==> flow/design.v <==
module encode(
    info_bits,
    generator,
    codeword,
    clk,
    i_en
);
parameter N = 6;
parameter K = 3;
input clk, i_en;
input [K-1:0] info_bits;
input [(K*N)-1:0] generator;
output reg [N-1:0] codeword;
always @(posedge clk)
begin
    if(i_en)
    begin: gen
        integer i, j;
        for(i = 0; i < N; i=i+1) begin
            codeword[i] = 0;
            for(j = 0; j < K; j=j+1) begin
                codeword[i] = codeword[i] ^ (info_bits[j] & generator[j*N + i]);
            end
        end
    end
end
endmodule
module top(
    info_bits,
    generator,
    codeword,
    clk,
    i_en
);
parameter N = 11;
parameter K = 6;
input clk, i_en;
input [K-1:0] info_bits;
input [(K*N)-1:0] generator;
output [N-1:0] codeword;
encode #(.N(N), .K(K)) enc(
    .info_bits(info_bits),
    .generator(generator),
    .codeword(codeword),
    .clk(clk),
    .i_en(i_en)
);
endmodule
Tool chain data of top
Tool output for the design above, in the order of the flow.
Lines are those of the file above, counted from 1.
Operators: Yosys type, input widths -> output width; for muxes data width and select width s.
Cell names lack the library's common part.
A cell with n/a has no value.
- design top: top
- clock input: clk
- standard-cell library: sky130hd
- timing corner: tt_025C_1v80

Word level
Source: Yosys, flattened and elaborated, memories not mapped. Widths are those after wreduce; folded enables and synchronous resets count as part of the registers. Registers that Yosys merges into a memory's read port (data or address) are not register bits. Print and check cells do not count. Equal cells are merged and count once.
- elaborated cells: 132
- bits in latches: 0
- register bits: 11
- noted output and inout port bits: 11
- noted bits in writable memories: 0
- noted input port bits: 74
- noted clocked read ports x word width: 0
- ROM bits: 0
- memory cells at 0
- noted muxes and demuxes: 0
- add/subtract/negate cells: 0
- noted shifts and indexed selects: 0
- noted divide/modulo/power cells: 0
- magnitude comparators at 0
- multiply operators at 0
- noted eq/ne operators: 0
- bitwise logic cells: 121
- noted reductions and logical operators: 0
- operator list (cell ; number):
    $and 1x1->1 ; 66
    $xor 1x1->1 ; 55

Logic depth
Longest topological path by Yosys (ltp), each cell counted once; first at word level (registers and memories cut), then after technology mapping (sequential cells cut; the memories' decode and read muxes count).
- depth in word-level cells at 6
- ABC_AREA at 0
- noted gate-level depth with buffers: 4
- noted depth with buffers taken out: 3

After synthesis
Yosys stat after the flow's synthesis: flattened, memories mapped to cells. It holds for the ABC_AREA given above (unset counts as 0); a run with the other value may have another netlist.
The area totals of this step are shown rounded.
- noted mapped area: 1237 µm²
- mapped cells at 127
- area of sequential cells at 330.3 µm²
- flip-flops: 11
- cell types (cell ; number ; total area (µm²)):
    edfxtp_1 ; 11 ; 330.317
    nand2_1 ; 66 ; 247.738
    xnor3_1 ; 11 ; 247.738
    xnor2_1 ; 23 ; 201.443
    xnor2_2 ; 10 ; 162.656
    buf_6 ; 2 ; 22.522
    buf_4 ; 2 ; 15.014
    buf_2 ; 2 ; 10.01
The figures by module come from a second, unflattened synthesis with its own total; it is not the netlist above.
- noted cell total of the unflattened synthesis: 127
- area (unflattened synthesis) at 1229 µm²
Rows give one instance, submodules left out.
- by module (module ; instances ; cells ; sequential area (µm²) ; area (µm²)):
    encode ; 1 ; 127 ; 330.3 ; 1229
    top ; 1 ; 0 ; 0.0 ; 0.0

Timing after synthesis
Source: OpenSTA report_checks on the synthesized netlist (no wires, ideal clock, input and output delay 20% of the period each), path of least setup slack; recovery checks are left aside. Register names are those of the netlist, which keeps one name where synthesis merged equal registers.
- path type: input -> register
- from: in info_bits[4]
- to: reg enc.codeword[10]
- data arrival time at 1100 ps
- path delay at 960 ps
- time at the first pin: 408 ps
- clock period: 2040 ps
- setup time: 268 ps
- setup slack at 672 ps
- stages at 4
- synthesis period reached at 1368 ps
"path delay" is the arrival time less input delay plus setup time.
"stages" counts driving pins, that of a launching flip-flop among them; a cell with two outputs on the path counts twice.
"synthesis period reached" = period - worst setup slack (recovery checks aside). The figure is calculated, with input and output delays left at 20% of the set period.
Between the ends stands the longest chain of elaborated cells between them, by number of cells; it is not shown to be the way that was timed. Of several equally long chains one is given.
Each line given opens the expression or statement behind the cell; cells for indexed reads and writes are added by Yosys, which also makes memories of some case tables.
- cells stage by stage: buf_4 > nand2_1 > xnor2_1 > xnor3_1
- length of the longest elaborated chain: 3
- ends and longest elaborated chain, after synthesis (element ; line ; source):
    from (decl) ; 38 ; input [K-1:0] info_bits;
    $and 1x1->1 ; 22 ; codeword[i] = codeword[i] ^ (info_bits[j] & generator[j*N + i]);
    $xor 1x1->1 x2 ; 22 ;
    to (assign) ; 20 ; codeword[i] = 0;
    to (assign) ; 22 ;
    to (decl) ; 13 ; output reg [N-1:0] codeword;

Path in the finished layout
Path of least setup slack in the final report of job 1 (OpenROAD, finished layout, wires in). Where an end is a register, its clock arrival counts in the times.
The report prints the path's times to 10 ps; the period is as set.
- path type: input -> register
- from: in generator[59]
- to: reg enc.codeword[4]
- stages at 4
- time at the first pin: 280 ps
- clock period: 1400 ps
- data arrival time at 1360 ps
- setup time: 250 ps
- setup slack at 50 ps
Between the ends stands the longest chain of elaborated cells between them, by number of cells; it is not shown to be the way that was timed. Of several equally long chains one is given.
- cells stage by stage: clkdlybuf4s50_1 > nand2_1 > xnor2_1 > xnor3_1
- length of the longest elaborated chain: 2
- ends and longest elaborated chain, after layout (element ; line ; source):
    from (decl) ; 39 ; input [(K*N)-1:0] generator;
    $and 1x1->1 ; 22 ; codeword[i] = codeword[i] ^ (info_bits[j] & generator[j*N + i]);
    $xor 1x1->1 ; 22 ;
    to (assign) ; 20 ; codeword[i] = 0;
    to (assign) ; 22 ;
    to (decl) ; 13 ; output reg [N-1:0] codeword;

--- measured runs ---
Top module top; platform sky130hd; tools Yosys and OpenROAD; 2 stored runs in no particular order. Input and output delays are each 20% of the period that was set; the output load is 0.01 pF.
"achieved clock period" means the clock period less the worst setup slack. The figure is calculated, with input and output delays left at 20% of the set period.
"time of the worst setup path": the worst setup path's part of the clock period (all of it between registers, 20% less for each end at a port) less its slack. A launch clock that arrives late makes it longer, a capture clock that arrives late makes it shorter.
By "power" is meant OpenSTA's value without simulated activity: inputs other than the clock are taken to toggle once in ten clock periods, and the tool carries that through the logic.
"time of the worst setup path" is given in steps of 10 ps.
The measured numbers are rounded.

Job 1
Settings were period_ns = 1.4; SETUP_SLACK_MARGIN = 0.04; CAP_MARGIN = 20; CORE_MARGIN = 2; CORE_UTILIZATION = 40; SLEW_MARGIN = 20
- cell area after synthesis at 1237 µm²
- noted the area of the die: 3555 µm²
- standard-cell area after routing: 2321 µm²
- noted the utilization after layout: 77.3 %
- noted the setup slack of the worst path: 52 ps
- final setup TNS at 0 ps
- noted the worst hold slack: 626 ps
- noted the power: 1.484 mW
- noted the achieved clock period: 1348 ps
- noted the time of the worst setup path: 1070 ps
- worst path kind: input -> register

Job 2
Settings were period_ns = 1.36; CORE_UTILIZATION = 61; SETUP_SLACK_MARGIN = 0.2; PLACE_DENSITY = 0.51; CORE_MARGIN = 4; CELL_PAD_IN_SITES_GLOBAL_PLACEMENT = 1; TNS_END_PERCENT = 50; ABC_AREA = 0; CTS_CLUSTER_DIAMETER = 201; CAP_MARGIN = 20; MIN_ROUTING_LAYER = met2; MAX_ROUTING_LAYER = met5; SLEW_MARGIN = 20
- no results, placement failed with GPL-0301
--- end ---
