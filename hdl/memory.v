==> flow/design.v <==
module memory(
    clk,
    addr,
    rw,  
    o_en,
    data_out,
    data_in
);
parameter ADDR_W = 3;
parameter DATA_W = 5;
input [ADDR_W-1:0] addr;
input clk, o_en, rw;
input [DATA_W-1:0] data_in;
output reg [DATA_W-1:0] data_out;
reg [DATA_W-1:0] mem [0:(2**ADDR_W)];
always @(posedge clk)
begin
    if(~rw) begin
        if(~o_en) begin
            data_out = 'hz;
        end
        else begin
            data_out <= mem[addr];
        end
    end
    else begin
        mem[addr] <= data_in;
    end
end
endmodule
Reports on memory:

The steps from the RTL of memory to its reports follow in flow order.
Lines are those of the file above, counted from 1.
Operators carry their Yosys type and port widths (W data, S select, Z words).
Library cell names are shortened.
Not given: -

* design top: memory
* clock: clk
* cell library: sky130hd
* library corner: tt_025C_1v80

After elaboration:

Source: Yosys, flattened and elaborated, memories not mapped. Widths are those after wreduce; folded enables and synchronous resets count as part of the registers. Registers that Yosys merges into a memory's read port (data or address) are not register bits. Print and check cells do not count. Equal cells are merged and count once.
Memory sizes are those after Yosys's memory passes, which may raise the word count (mostly to a power of two), join words into wider ones and drop unused or constant bits.

* word-level cells: 6
* output and inout bits: 5
* clocked read ports x word width: 0
* RAM bits: 45
* latch bits: 0
* memories: 1
* ROM bits: 0
* input port bits: 11
* flip-flop bits (word level): 5

* multiplexer cells: 4
* bitwise gates (word level): 0
* multiply operators: 0
* reductions and logical operators: 0
* shift operators: 0
* order comparisons: 0
* equality and inequality tests: 0
* divide/modulo/power cells: 0
* $add $sub $neg: 0

Memory list
* mem: words 9, width 5, rd ports 1, write ports 1, RTL line 15 `reg [DATA_W-1:0] mem [0:(2**ADDR_W)];`

Operator list (count)
* $mux W5: 2
* $mux W4: 1
* $mux W1: 1

Longest topological paths:

Depth = most cells in a row (Yosys ltp): at word level without a register or memory, in the mapped netlist without a sequential cell, where the memories' decode and read muxes count.

* word-level depth: 1
* ABC_AREA: 1
* mapped depth: 8
* gate-level depth less buffers: 7

Synthesis result:

Source: synth_stat.txt of the flow (Yosys; design flattened, memories mapped). It holds for the ABC_AREA given above (unset counts as 0); a run with the other value may have another netlist.
Totals and module areas in this step are rounded.

* sequential part of the area: 0.00135 mm2
* mapped area: 0.00186 mm2
* buffers: 6
* cell count: 174
* mapped flip-flops: 45

Cell types
* edfxtp_1: count 45, total area 1.35E+03 um2
* nand2_1: count 111, total area 416.65 um2
* nor2_1: count 8, total area 30.029 um2
* buf_6: count 2, total area 22.522 um2
* buf_4: count 2, total area 15.014 um2
* inv_1: count 3, total area 11.261 um2
* buf_2: count 2, total area 10.01 um2
* inv_2: count 1, total area 3.754 um2

Worst setup path after synthesis:

Source: OpenSTA report_checks on the synthesized netlist (no wires, ideal clock, input and output delay 20% of the period each), path of least setup slack; recovery checks are left aside. Register names are those of the netlist, which keeps one name where synthesis merged equal registers.

* path kind: in2reg
* start: input addr[1]
* end: memory mem[1][0]
* external input delay: 0.580 ns
* arrival time: 1.158 ns
* setup slack: 1.403 ns
* required time: 2.560 ns
* driving pins on the path: 4
* path delay: 0.918 ns
* path buffers: 1
* library setup time: 0.340 ns
* period: 2.9 ns
* time at the first pin: 0.580 ns
* synthesis period reached: 1.497 ns

"path delay" = arrival - input delay + setup time.
"driving pins on the path": output pins that drive a net of the path, with the launching flip-flop's if there is one; two outputs of one cell count as two.
"synthesis period reached" = period - worst setup slack (recovery checks aside). The figure is calculated, with input and output delays left at 20% of the set period.
The rows between start and end are the longest chain of elaborated cells between them; the timing report does not say that the signal goes this way. Where chains are equally long, one stands for them.
A line is the first line of the expression or statement that the cell stems from. Yosys adds cells for indexed reads and writes and turns some case tables into memories.

* path through: inv_1 -> buf_2 -> nand2_1 -> nor2_1
* length of the longest elaborated chain: 1
* elaborated cells between the ends (all ways): 1
* source lines of those cells: 1
* those cells by class: mux: 1

Ends and longest elaborated chain, after synthesis
* start: declaration: RTL line 11 `input [ADDR_W-1:0] addr;`
* $mux W4: RTL line 18 `if(~rw) begin`
* end: declaration: RTL line 15 `reg [DATA_W-1:0] mem [0:(2**ADDR_W)];`

Worst path after layout:

Path of least setup slack in the final report of run 1 (OpenROAD, finished layout, wires in). Where an end is a register, its clock arrival counts in the times.

* path kind: in2reg
* start: input addr[0]
* end: memory mem[7][4]
* library setup time: 0.35 ns
* path buffers: 2
* external input delay: 0.54 ns
* period: 2.68 ns
* arrival time: 1.84 ns
* setup slack: 0.76 ns
* time at the first pin: 0.54 ns
* required time: 2.60 ns
* driving pins on the path: 4

The rows between start and end are the longest chain of elaborated cells between them; the timing report does not say that the signal goes this way. Where chains are equally long, one stands for them.

* path through: clkdlybuf4s50_1 -> buf_4 -> nand2_1 -> nor2_1
* length of the longest elaborated chain: 1
* elaborated cells between the ends (all ways): 1
* source lines of those cells: 1
* those cells by class: mux: 1

Ends and longest elaborated chain, after layout
* start: declaration: RTL line 11 `input [ADDR_W-1:0] addr;`
* $mux W4: RTL line 18 `if(~rw) begin`
* end: declaration: RTL line 15 `reg [DATA_W-1:0] mem [0:(2**ADDR_W)];`

## Implementation results

Settings and measured results of 2 stored flow runs for module memory (sky130hd), not sorted in any way. The constraints put input and output delay at 20% of the set period each and load the outputs with 0.01 pF.
"achieved clock period": clock period set for the run, less the worst setup slack. It is reckoned from that one timing run; input and output delays stay at 20% of the period that was set.
"critical setup path time" = time allowed to the worst setup path (clock period - input delay - output delay, where it has them) - its slack; a late launch clock adds to it, a late capture clock takes from it.
"overall power" rests on the timing tool's default activity at the inputs, not on a simulated workload.
The results are shown rounded.

### Run 1

Settings: `period_ns=2.68`, `CORE_UTILIZATION=16`, `SETUP_SLACK_MARGIN=-0.01`, `CORE_ASPECT_RATIO=0.82`, `CELL_PAD_IN_SITES_GLOBAL_PLACEMENT=0`, `TNS_END_PERCENT=15`, `ABC_AREA=1`, `GPL_ROUTABILITY_DRIVEN=1`, `CTS_CLUSTER_DIAMETER=302`, `MIN_ROUTING_LAYER=met2`, `MAX_ROUTING_LAYER=met4`, `CAP_MARGIN=20`, `CORE_MARGIN=2`, `SLEW_MARGIN=20`

- Yosys chip area after synthesis: 0.00186 mm2
- Total die area: 0.0125 mm2
- Standard-cell area after layout: 0.00237 mm2
- Final design utilization: 20.9%
- Lowest setup slack: 0.763 ns
- Final setup TNS: 0.000 ns
- Post-route worst hold slack: 0.718 ns
- Overall power: 1700 uW
- Achieved clock period: 1.917 ns
- Critical setup path time: 1.38 ns
- Worst setup path type: in2reg

### Run 2

Settings: `period_ns=1.6`, `CAP_MARGIN=20`, `CORE_MARGIN=2`, `CORE_UTILIZATION=40`, `SLEW_MARGIN=20`

- Yosys chip area after synthesis: 0.00182 mm2
- Total die area: 0.00511 mm2
- Standard-cell area after layout: 0.00232 mm2
- Final design utilization: 52.9%
- Lowest setup slack: 0.060 ns
- Final setup TNS: 0.000 ns
- Post-route worst hold slack: 0.683 ns
- Overall power: 2400 uW
- Achieved clock period: 1.540 ns
- Critical setup path time: 1.22 ns
- Worst setup path type: in2reg
